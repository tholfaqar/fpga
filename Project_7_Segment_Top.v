==> flow/design.v <==
module Binary_to_7Segment
(input i_Clk,
input [3:0] i_Binary_Num,
output o_Segment_A,
output o_Segment_B,
output o_Segment_C,
output o_Segment_D,
output o_Segment_E,
output o_Segment_F,
output o_Segment_G);
reg [6:0] r_Hex_Encoding = 7'h00;
always @(posedge i_Clk)
	begin
		case (i_Binary_Num)
			4'b0000 : r_Hex_Encoding <= 7'h7E;
			4'b0001 : r_Hex_Encoding <= 7'h30;
			4'b0010 : r_Hex_Encoding <= 7'h6D;
			4'b0011 : r_Hex_Encoding <= 7'h79;
			4'b0100 : r_Hex_Encoding <= 7'h33;
			4'b0101 : r_Hex_Encoding <= 7'h5B;
			4'b0110 : r_Hex_Encoding <= 7'h5F;
			4'b0111 : r_Hex_Encoding <= 7'h70;
			4'b1000 : r_Hex_Encoding <= 7'h7F;
			4'b1001 : r_Hex_Encoding <= 7'h7B;
			4'b1010 : r_Hex_Encoding <= 7'h77;
			4'b1011 : r_Hex_Encoding <= 7'h1F;
			4'b1100 : r_Hex_Encoding <= 7'h4E;
			4'b1101 : r_Hex_Encoding <= 7'h3D;
			4'b1110 : r_Hex_Encoding <= 7'h4F;
			4'b1111 : r_Hex_Encoding <= 7'h47;
		endcase
	end  
	assign o_Segment_A = r_Hex_Encoding[6];
	assign o_Segment_B = r_Hex_Encoding[5];
	assign o_Segment_C = r_Hex_Encoding[4];
	assign o_Segment_D = r_Hex_Encoding[3];
	assign o_Segment_E = r_Hex_Encoding[2];
	assign o_Segment_F = r_Hex_Encoding[1];
	assign o_Segment_G = r_Hex_Encoding[0];
endmodule  
module Debounce_Switch
	(input i_Clk,
	 input i_Switch,
	 output o_Switch);
	parameter c_DEBOUNCE_LIMIT = 250000;  
	reg r_State = 1'b0;
	reg [17:0] r_Count = 0;
	always @(posedge i_Clk)
		begin
			if (i_Switch !== r_State && r_Count < c_DEBOUNCE_LIMIT)
				r_Count <= r_Count +1;  
			else if (r_Count == c_DEBOUNCE_LIMIT)
				begin
					r_Count <= 0;
					r_State <= i_Switch;
				end
			else
				r_Count <= 0;
		end
	assign o_Switch = r_State;	
endmodule  
module Project_7_Segment_Top
	(input i_Clk,   
	 input i_Switch_1,
	 output o_Segment2_A,
	 output o_Segment2_B,
	 output o_Segment2_C,
	 output o_Segment2_D,
	 output o_Segment2_E,
	 output o_Segment2_F,
	 output o_Segment2_G);
	 wire w_Switch_1;
	 reg r_Switch_1 = 1'b0;
	 reg r_Switch_2 = 1'b0;
	 reg r_Switch_3 = 1'b0;
	 reg r_Switch_4 = 1'b0;
	 reg [3:0] r_Count = 4'b0000;
	 wire w_Segment2_A;
	 wire w_Segment2_B;
	 wire w_Segment2_C;
	 wire w_Segment2_D;
	 wire w_Segment2_E;
	 wire w_Segment2_F;
	 wire w_Segment2_G;
	 Debounce_Switch Debounce_Switch_Inst
	 (.i_Clk(i_Clk),
	  .i_Switch(i_Switch_1),
	  .o_Switch(w_Switch_1));
	 always @ (posedge i_Clk)
	 begin
		r_Switch_1 <= w_Switch_1;
		if( w_Switch_1 == 1'b1 && r_Switch_1 == 1'b0)
			begin
				if (r_Count == 9)
					r_Count <= 0;
				else
					r_Count <= r_Count +1;
			end
	end
	 Binary_to_7Segment Inst
	 (.i_Clk(i_Clk),
	  .i_Binary_Num(r_Count),
	  .o_Segment_A(w_Segment2_A),
	  .o_Segment_B(w_Segment2_B),
	  .o_Segment_C(w_Segment2_C),
	  .o_Segment_D(w_Segment2_D),
	  .o_Segment_E(w_Segment2_E),
	  .o_Segment_F(w_Segment2_F),
	  .o_Segment_G(w_Segment2_G));
	 assign o_Segment2_A = ~w_Segment2_A;
	 assign o_Segment2_B = ~w_Segment2_B;
	 assign o_Segment2_C = ~w_Segment2_C;
	 assign o_Segment2_D = ~w_Segment2_D;
	 assign o_Segment2_E = ~w_Segment2_E;
	 assign o_Segment2_F = ~w_Segment2_F;
	 assign o_Segment2_G = ~w_Segment2_G;
endmodule  
Step by step through the tools: Project_7_Segment_Top --
The steps from the RTL of Project_7_Segment_Top to its reports follow in flow order. Lines are those of the file above, counted from 1. Cell names lack the library's common part. Not given: n/a
Design: top Project_7_Segment_Top, clock i_Clk, cell library sky130hd, corner tt_025C_1v80

After elaboration --
Source: Yosys, flattened and elaborated, memories not mapped. Widths are those after wreduce. Registers that Yosys merges into a memory's read port (data or address) are not register bits. Print and check cells do not count. Equal cells are merged and count once. Yosys's memory passes give these memory sizes; they may raise the number of words (mostly to a power of two), join words into wider ones and drop unused or constant bits.
Cells by class: multiplexer cells 0, order comparisons 1, $add $sub $neg 2, equal/unequal tests 3, bitwise logic cells 9, shifts and indexed selects 0, multipliers 0, divide/modulo/power cells 0, reduce/logical cells 3
Operators with widths (count):
- adder 18 x 1 -> 18 bit (second input constant) | 1
- < comparator 18 bit (second input constant) | 1
- equality test 18 bit (second input constant) | 1
- inverter 1 bit | 9
- adder 4 x 1 -> 4 bit (second input constant) | 1
- equality test 4 bit (second input constant) | 1
- logical AND 1 bit | 2
- AND reduction 2 bit | 1
- !== test 1 bit | 1
Storage and ports: clocked read ports x word width 7, latch bits 0, bits of input ports 2, bits in read-only memories 112, bits in registers 24, memories kept 1, bits in writable memories 0
Memory list:
- (name not given) | words 16, bits a word 7, read ports 1, wr ports 0, RTL line 14 | case (i_Binary_Num)

Longest topological paths --
Depth = most cells in a row (Yosys ltp): at word level without a register or memory, in the mapped netlist without a sequential cell, where the memories' decode and read muxes count.
Depth: depth in word-level cells 4, ABC_AREA 0, depth in mapped cells 6

Mapped cells and area --
Yosys stat after the flow's synthesis: flattened, memories mapped to cells. It holds for the ABC_AREA given above (unset counts as 0); a run with the other value may have another netlist.
Cell types (count):
- dfxtp_1 | 26
- edfxtp_1 | 5
- ha_1 | 10
- xnor2_1 | 12
- nor2_1 | 26
- inv_1 | 18
- nand2_1 | 10
- nand4_1 | 6
- a21oi_1 | 7
- xor2_1 | 4
- nor4_1 | 5
- nand3_1 | 6
- nor2b_1 | 4
- nor3_1 | 5
- o31ai_4 | 1
- a31oi_1 | 3
- clkbuf_1 | 5
- nor3_4 | 1
Other cell types: 14; their cells: 18.
Synthesis totals: synthesis area 0.0015327 mm2, flip-flops 31, buffers 7, cell count 172, sequential area 0.0006706 mm2
By module: a second synthesis without flattening, with its own total; a netlist apart from the flattened one above.
Second synthesis, totals: cells (unflattened synthesis) 168, area (unflattened synthesis) 0.001594 mm2
Each row is one instance without its submodules.
By module:
- Debounce_Switch | area 0.0008871 mm2, cells 102, times used 1, seq. area 0.0003904 mm2
- Binary_to_7Segment | area 0.0004279 mm2, cells 40, times used 1, seq. area 0.0001401 mm2
- Project_7_Segment_Top | area 0.000279 mm2, cells 26, times used 1, seq. area 0.0001401 mm2

Path before layout --
Source: OpenSTA report_checks on the synthesized netlist (no wires, ideal clock, input and output delay 20% of the period each), path of least setup slack; recovery checks are left aside. Register names are those of the netlist, which keeps one name where synthesis merged equal registers.
Path post-synthesis: path kind reg2reg, start register Debounce_Switch_Inst.r_Count[8], end register Debounce_Switch_Inst.r_Count[17], path delay 1491 ps, stages 6, slack 149 ps, clock period 1640 ps, arrival 1427 ps, path buffers 1, required time 1576 ps, synthesis period reached 1491 ps
"path delay" is the arrival time less input delay plus setup time. "stages" counts driving pins, that of a launching flip-flop among them; a cell with two outputs on the path counts twice. "synthesis period reached" is the clock period less the worst setup slack; recovery checks do not enter. This is arithmetic on one report: input and output delays are still those of the set period (20% each). Between the ends stands the longest chain of elaborated cells between them, by number of cells; it is not shown to be the way that was timed. Of several equally long chains one is given. A line is the first line of the expression or statement that the cell stems from. Yosys adds cells for indexed reads and writes and turns some case tables into memories. At most two assigning lines are given for a register; there are more.
Between the ends, post-synthesis: path through dfxtp_1 or4_4 nor3_4 o31ai_4 buf_6 nor2_1, length of the longest elaborated chain 2, elaborated cells between the ends (all ways) 3, RTL lines with such cells 2, those cells by class add/sub (1); compare (1); reduce/logical (1)
Ends and longest elaborated chain, post-synthesis:
- start, declared | RTL line 47 | reg [17:0] r_Count = 0;
- start, assigned | RTL line 51 | r_Count <= r_Count +1;
- start, assigned | RTL line 54 | r_Count <= 0;
- < comparator 18 bit | RTL line 50 | if (i_Switch !== r_State && r_Count < c_DEBOUNCE_LIMIT)
- logical AND 1 bit | RTL line 50
- end, assigned | RTL line 51
- end, assigned | RTL line 54
- end, declared | RTL line 47

Path in the finished layout --
Path of least setup slack in the final report of entry B (OpenROAD, finished layout, wires in). Where an end is a register, its clock arrival counts in the times. The report prints the path's times to 10 ps; the period is as set.
Path post-layout: path kind reg2reg, start register Debounce_Switch_Inst.r_Count[10], end register Debounce_Switch_Inst.r_Count[8], slack -550 ps, arrival 1790 ps, required time 1240 ps, path buffers 1, clock period 968 ps, stages 6
Between the ends stands the longest chain of elaborated cells between them, by number of cells; it is not shown to be the way that was timed. Of several equally long chains one is given. At most two assigning lines are given for a register; there are more.
Between the ends, post-layout: path through dfxtp_2 or4_4 nor3_4 o31ai_4 buf_12 nor2_1, length of the longest elaborated chain 2, elaborated cells between the ends (all ways) 2, RTL lines with such cells 1, those cells by class compare (1); reduce/logical (1)
Ends and longest elaborated chain, post-layout:
- start, declared | RTL line 47 | reg [17:0] r_Count = 0;
- start, assigned | RTL line 51 | r_Count <= r_Count +1;
- start, assigned | RTL line 54 | r_Count <= 0;
- < comparator 18 bit | RTL line 50 | if (i_Switch !== r_State && r_Count < c_DEBOUNCE_LIMIT)
- logical AND 1 bit | RTL line 50
- end, assigned | RTL line 51
- end, assigned | RTL line 54
- end, declared | RTL line 47

Subject: flow runs of Project_7_Segment_Top

Hi,

Module Project_7_Segment_Top, platform sky130hd: 2 stored runs of the flow (Yosys, OpenROAD) with differing settings, in no particular order. Input and output delays are each 20% of the period that was set; the output load is 0.01 pF.

* Entry A | settings: period_ns 1.78; CORE_UTILIZATION 49; PLACE_DENSITY_LB_ADDON 0.13; CORE_MARGIN 7; CELL_PAD_IN_SITES_GLOBAL_PLACEMENT 3; CELL_PAD_IN_SITES_DETAIL_PLACEMENT 2; GPL_TIMING_DRIVEN 1; CTS_CLUSTER_SIZE 45; CTS_CLUSTER_DIAMETER 134; SLEW_MARGIN 10; MIN_ROUTING_LAYER met1; CAP_MARGIN 20 | not finished: placement ended with error FLW-0024
* Entry B | settings: period_ns 0.968; CORE_UTILIZATION 52; SETUP_SLACK_MARGIN 0.22; PLACE_DENSITY_LB_ADDON 0.14; CELL_PAD_IN_SITES_GLOBAL_PLACEMENT 0; TNS_END_PERCENT 15; GPL_TIMING_DRIVEN 1; CAP_MARGIN 20; CORE_MARGIN 2; SLEW_MARGIN 20 | results: die outline area 0.0033977 mm2; smallest hold slack 423 ps; utilization of the finished layout 72.0 %; post-synthesis cell area 0.0015327 mm2; smallest setup slack -550 ps

Regards
